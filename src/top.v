==> flow/design.v <==
module apb_master#(
    parameter WDATA = 8,
    parameter WADDR = 8
)(
    input i_PCLK,
    input i_PRESETn,     
    input i_TRANSACTION,  
    input i_PREADY,  
    input [WDATA-1 : 0] i_PRDATA,    
    input [WADDR-1 : 0] i_SLV_ADDR,  
    input i_RW,  
    input [WDATA-1 : 0] i_SLV_WDATA,  
    output reg o_PSELx,
    output reg o_PENABLE,
    output reg o_PWRITE,
    output reg [WDATA-1 : 0] o_PWDATA,
    output reg [WADDR-1 : 0] o_PADDR,
    output reg [WDATA-1 : 0] o_SLV_RDATA     
);
localparam  IDLE = 2'b00,
            SETUP = 2'b01,
            ACCESS = 2'b10;
reg [1:0] state = 0;
always@(posedge i_PCLK)begin
    if(~i_PRESETn)begin
        state <= 0;
        o_PSELx <= 0;
        o_PENABLE <= 0;
        o_PWRITE <= 0;
        o_PWDATA <= 0;
        o_PADDR <= 0;
        o_SLV_RDATA <= 0;
    end
    else begin
        case(state)
            IDLE: begin
                o_PSELx <= 0;
                o_PENABLE <= 0;
                o_PWRITE <= 0;
                o_PWDATA <= 0;
                o_PADDR <= 0;
                o_SLV_RDATA <= 0;
                if(i_TRANSACTION)begin
                    state <= SETUP;
                end
                else begin
                    state <= IDLE;
                end
            end
            SETUP: begin
                o_PSELx <= 1'b1;
                o_PADDR <= i_SLV_ADDR;
                o_PWRITE <= i_RW;
                o_PENABLE <= 0;  
                if(i_RW)begin
                    o_PWDATA <= i_SLV_WDATA;
                    o_SLV_RDATA <= o_SLV_RDATA;
                end
                else begin
                    o_PWDATA <= o_PWDATA;  
                    o_SLV_RDATA <= i_PRDATA;
                end
                state <= ACCESS;
            end
            ACCESS: begin
                o_PENABLE <= 1;
                o_PSELx <= 1;
                o_PADDR <= i_SLV_ADDR;
                o_PWRITE <= i_RW;
                if(~i_RW)begin
                    o_SLV_RDATA <= i_PRDATA;
                    o_PWDATA <= o_PWDATA;
                end
                else begin
                    o_PWDATA <= i_SLV_WDATA;
                    o_SLV_RDATA <= o_SLV_RDATA;
                end
                if(i_PREADY && i_TRANSACTION)begin
                    state <= SETUP;
                end
                else if(i_PREADY && ~i_TRANSACTION)begin
                    state <= IDLE;
                end
                else begin
                    state <= ACCESS;
                end
            end
            default: begin
                state <= IDLE;
            end
        endcase
    end
end
endmodule
module apb_slave#(
    parameter WDATA = 8,
    parameter WADDR = 8
)(
    input i_PCLK,
    input i_PRESETn,     
    input i_PSELx,
    input i_PENABLE,
    input i_PWRITE,  
    input [WADDR-1 : 0] i_PADDR,
    input [WDATA-1 : 0] i_PWDATA,  
    output reg o_PREADY,
    output reg o_PSLVERR,
    output reg [WDATA-1 : 0] o_PRDATA    
);
reg [WDATA-1 : 0] mem [255:0];
always@(posedge i_PCLK)begin
    if(~i_PRESETn)begin
        o_PREADY <= 0;
        o_PSLVERR <= 0;
        o_PRDATA <= 0;
    end
    else begin
        if(i_PSELx)begin
            if(i_PENABLE)begin
                o_PREADY <= 1;  
                if(i_PWRITE)begin
                    o_PSLVERR <= 0;  
                    o_PRDATA <= 0;  
                    mem[i_PADDR] <= i_PWDATA; 
                end
                else begin
                    o_PSLVERR <= 0;  
                    o_PRDATA <= mem[i_PADDR]; 
                end
            end
            else begin
                o_PREADY <= 0;  
                o_PSLVERR <= 0;
            end
        end
        else begin
            o_PREADY <= 0;
            o_PSLVERR <= 0;
            o_PRDATA <= 0;
        end
    end
end
endmodule
module top#(
    parameter WDATA = 8,
    parameter WADDR = 8
)(
    input i_PCLK,
    input i_PRESETn,  
    input i_TRANSACTION,     
    input [WADDR-1 : 0] i_SLV_ADDR,  
    input i_RW,  
    input [WDATA-1 : 0] i_SLV_WDATA,  
    output o_PSLVERR,
    output [WDATA-1 : 0] o_PRDATA
);
wire w_PREADY;
wire w_PSELx;
wire w_PENABLE;
wire w_PWRITE;
wire [WDATA-1 : 0] w_PRDATA;     
wire [WADDR-1 : 0] w_PADDR;
wire [WDATA-1 : 0] w_PWDATA;     
apb_master#(
    .WDATA(WDATA),
    .WADDR(WADDR)
)master1(
    .i_PCLK(i_PCLK),
    .i_PRESETn(i_PRESETn),     
    .i_TRANSACTION(i_TRANSACTION),  
    .i_PREADY(w_PREADY),  
    .i_PRDATA(w_PRDATA),    
    .i_SLV_ADDR(i_SLV_ADDR),  
    .i_RW(i_RW),  
    .i_SLV_WDATA(i_SLV_WDATA),  
    .o_PSELx(w_PSELx),
    .o_PENABLE(w_PENABLE),
    .o_PWRITE(w_PWRITE),
    .o_PWDATA(w_PWDATA),
    .o_PADDR(w_PADDR),
    .o_SLV_RDATA(o_PRDATA)     
);
apb_slave#(
    .WDATA(WDATA),
    .WADDR(WADDR)
)slave1(
    .i_PCLK(i_PCLK),
    .i_PRESETn(i_PRESETn),     
    .i_PSELx(w_PSELx),
    .i_PENABLE(w_PENABLE),
    .i_PWRITE(w_PWRITE),  
    .i_PADDR(w_PADDR),
    .i_PWDATA(w_PWDATA),  
    .o_PREADY(w_PREADY),
    .o_PSLVERR(o_PSLVERR),
    .o_PRDATA(w_PRDATA)    
);
endmodule
* Reports on top
The steps from the RTL of top to its reports follow in flow order.
Line numbers count from 1 in the design file above.
Operators carry their Yosys type and port widths (W data, S select, Z words).
Not given: -
- Design top :: top
- Clock port :: i_PCLK
- Cell library :: sky130hd
- Corner :: tt_025C_1v80

* Word level
Source: Yosys, flattened and elaborated, memories not mapped. Widths are those after wreduce. Print and check cells do not count. Equal cells are merged and count once.
Memory sizes are those after Yosys's memory passes, which may raise the word count (mostly to a power of two), join words into wider ones and drop unused or constant bits.
- Flip-flop bits (word level) :: 38
- Memory bits (writable) :: 2048
- Clocked read ports x word width :: 8
- Memory cells :: 1
- Input bits :: 20
- Output and inout port bits :: 9
- Word-level cells :: 54
** Memories
- slave1.mem :: words 256, bits a word 8, read ports 1, wr ports 1, RTL line 110 : reg [WDATA-1 : 0] mem [255:0];
- Equality and inequality tests :: 4
- Multiplexer cells :: 28
- Bitwise logic cells :: 1
- Reduce/logical cells :: 11
** Operators by type and width (number)
- $mux W8 :: 13
- $pmux W8 S2 :: 3
- $reduce_and A2 Y1 :: 3
- $pmux W2 S3 :: 1
- $pmux W1 S2 :: 3
- $mux W1 :: 6
- $reduce_bool A2 Y1 :: 2
- $reduce_or A2 Y1 :: 2
- $mux W2 :: 2
- $reduce_bool A3 Y1 :: 1
- $logic_and A1 B1 Y1 :: 2
- $eq A2 B1 Y1 const B :: 1
- $ne A2 B1 Y1 const B :: 1
- $eq A2 B2 Y1 const B :: 1
- $ne A2 B2 Y1 const B :: 1
- $logic_not A2 Y1 :: 1
- $not A1 Y1 :: 1

* Longest topological paths
Longest topological path by Yosys (ltp), each cell counted once; first at word level (registers and memories cut), then after technology mapping (sequential cells cut; the memories' decode and read muxes count).
- Word-level depth :: 5
- ABC_AREA :: 1
- Mapped depth :: 15

* Synthesis result
Yosys stat after the flow's synthesis: flattened, memories mapped to cells. It holds for the ABC_AREA given above (unset counts as 0); a run with the other value may have another netlist.
The area totals of this step are shown rounded.
** Cell types
- sky130_fd_sc_hd__edfxtp_1 :: number 2048, total area 6.15E+04 µm²
- sky130_fd_sc_hd__nand3_1 :: number 2059, total area 1.03E+04 µm²
- sky130_fd_sc_hd__nand2_1 :: number 2110, total area 7.92E+03 µm²
- sky130_fd_sc_hd__buf_2 :: number 284, total area 1.42E+03 µm²
- sky130_fd_sc_hd__nor2_1 :: number 276, total area 1.04E+03 µm²
- sky130_fd_sc_hd__dfxtp_1 :: number 46, total area 920.883 µm²
- sky130_fd_sc_hd__clkbuf_1 :: number 102, total area 382.867 µm²
- sky130_fd_sc_hd__buf_4 :: number 46, total area 345.331 µm²
- sky130_fd_sc_hd__buf_1 :: number 43, total area 161.405 µm²
- sky130_fd_sc_hd__buf_6 :: number 14, total area 157.651 µm²
- sky130_fd_sc_hd__a21oi_1 :: number 25, total area 125.12 µm²
- sky130_fd_sc_hd__inv_1 :: number 24, total area 90.086 µm²
- sky130_fd_sc_hd__a32oi_1 :: number 8, total area 70.067 µm²
- sky130_fd_sc_hd__ha_1 :: number 4, total area 50.048 µm²
- sky130_fd_sc_hd__nor3_1 :: number 4, total area 20.019 µm²
- sky130_fd_sc_hd__o21ai_0 :: number 4, total area 20.019 µm²
- sky130_fd_sc_hd__buf_8 :: number 1, total area 15.014 µm²
- sky130_fd_sc_hd__o211a_1 :: number 1, total area 10.01 µm²
Other cell types: 5; their cells: 6.
- Standard cells after synthesis :: 7105
- Synthesis area :: 84600 µm²
- Sequential area :: 62400 µm²
- Flip-flops :: 2094
- Buffers :: 490

* Worst setup path after synthesis
OpenSTA on the mapped netlist: ideal clock, no wires. The path of least setup slack (recovery checks aside). Input and output delay are each 20% of the period. Register names are those of the netlist, which keeps one name where synthesis merged equal registers.
- Path kind :: register to register
- From :: reg master1.o_PWDATA[0]
- To :: mem slave1.mem[0][0]
- Clock period :: 4440 ps
- Time at the first pin :: 0 ps
- Data arrival time :: 3398 ps
- Required time :: 3584 ps
- Setup slack :: 187 ps
- Delay of the path :: 4254 ps
- Driving pins on the path :: 1
- Period reached after synthesis :: 4253 ps
"delay of the path" is the arrival time less input delay plus setup time.
"driving pins on the path" counts driving pins, that of a launching flip-flop among them; a cell with two outputs on the path counts twice.
"period reached after synthesis" = period - worst setup slack (recovery checks aside). The figure is calculated, with input and output delays left at 20% of the set period.
The rows between start and end are the longest chain of elaborated cells between them; the timing report does not say that the signal goes this way. Where chains are equally long, one stands for them.
Each line given opens the expression or statement behind the cell; cells for indexed reads and writes are added by Yosys, which also makes memories of some case tables.
A register here has more assigning lines than the two given.
- Path through :: sky130_fd_sc_hd__dfxtp_1
- Length of the longest elaborated chain :: 4
- Elaborated cells between the ends (all ways) :: 4
- Source lines of those cells :: 4
- Those cells by class :: mux: 4
** Ends and longest elaborated chain, after synthesis
- from (decl) :: RTL line 16 : output reg [WDATA-1 : 0] o_PWDATA,
- from (assign) :: RTL line 56 : o_PWDATA <= i_SLV_WDATA;
- from (assign) :: RTL line 60 : o_PWDATA <= o_PWDATA;
- $mux W8 :: RTL line 121 : if(i_PWRITE)begin
- $mux W8 :: RTL line 119 : if(i_PENABLE)begin
- $mux W8 :: RTL line 118 : if(i_PSELx)begin
- $mux W8 :: RTL line 112 : if(~i_PRESETn)begin
- to (decl) :: RTL line 110 : reg [WDATA-1 : 0] mem [255:0];

* Path in the finished layout
From the final timing report of run 1: the path of least setup slack in the routed layout; clock arrival at registers is part of the times.
The path's times are printed in steps of 10 ps; the period is the one set.
- Path kind :: register to register
- From :: reg (name not given)
- To :: reg slave1.o_PRDATA[4]
- Clock period :: 3020 ps
- Time at the first pin :: 850 ps
- Data arrival time :: 3770 ps
- Required time :: 3810 ps
- Setup slack :: 30 ps
- Driving pins on the path :: 14
A register here has more assigning lines than the two given.
- Path through :: sky130_fd_sc_hd__dfxtp_4 sky130_fd_sc_hd__inv_16 sky130_fd_sc_hd__buf_12 sky130_fd_sc_hd__buf_4 sky130_fd_sc_hd__nand2_1 sky130_fd_sc_hd__nand3_1 sky130_fd_sc_hd__nand3_1 sky130_fd_sc_hd__nand3_1 sky130_fd_sc_hd__nand3_1 sky130_fd_sc_hd__nand3_1 sky130_fd_sc_hd__nand3_1 sky130_fd_sc_hd__nand3_1 sky130_fd_sc_hd__nand3_1 sky130_fd_sc_hd__a21oi_1
** Ends and longest elaborated chain, post-layout
- to (assign) :: RTL line 115 : o_PRDATA <= 0;
- to (assign) :: RTL line 128 : o_PRDATA <= mem[i_PADDR];
- to (decl) :: RTL line 108 : output reg [WDATA-1 : 0] o_PRDATA
No chain of elaborated cells between the ends is given.

Memo
Re: implementation data of top

Design top on sky130hd. What follows are 2 stored runs of the flow, each under its own settings; their order means nothing. The constraints put input and output delay at 20% of the set period each and load the outputs with 0.01 pF.
"clock period reached" = clock period - worst setup slack. The figure is calculated, with input and output delays left at 20% of the set period.
"critical setup path time": the worst setup path's part of the clock period (all of it between registers, 20% less for each end at a port) less its slack. A launch clock that arrives late makes it longer, a capture clock that arrives late makes it shorter.
"power consumption" rests on the timing tool's default activity at the inputs, not on a simulated workload.
"critical setup path time" is known to 10 ps.
Values from the reports are rounded here.

** Run 1
- Settings :: period_ns=3.02; CORE_UTILIZATION=45; SETUP_SLACK_MARGIN=-0.17; PLACE_DENSITY=0.89; CELL_PAD_IN_SITES_GLOBAL_PLACEMENT=2; ABC_AREA=1; GPL_ROUTABILITY_DRIVEN=1; CAP_MARGIN=15; SLEW_MARGIN=25; MAX_ROUTING_LAYER=met5; CORE_MARGIN=2
- Netlist area reported by Yosys :: 84,600 µm²
- Die area :: 191,000 µm²
- Standard-cell area after routing :: 97,200 µm²
- Utilization :: 0.519
- Worst setup slack after layout :: 32 ps
- Total negative setup slack :: 0 ps
- Worst hold slack :: 335 ps
- Power consumption :: 60,700 uW
- Clock period reached :: 2,988 ps
- Critical setup path time :: 2,990 ps
- Critical path type :: register to register

** Run 2
- Settings :: period_ns=3.93; CAP_MARGIN=20; CORE_MARGIN=2; CORE_UTILIZATION=40; SLEW_MARGIN=20
- Netlist area reported by Yosys :: 82,100 µm²
- Die area :: 209,000 µm²
- Standard-cell area after routing :: 95,100 µm²
- Utilization :: 0.465
- Worst setup slack after layout :: 268 ps
- Total negative setup slack :: 0 ps
- Worst hold slack :: 449 ps
- Power consumption :: 46,200 uW
- Clock period reached :: 3,662 ps
- Critical setup path time :: 3,660 ps
- Critical path type :: register to register
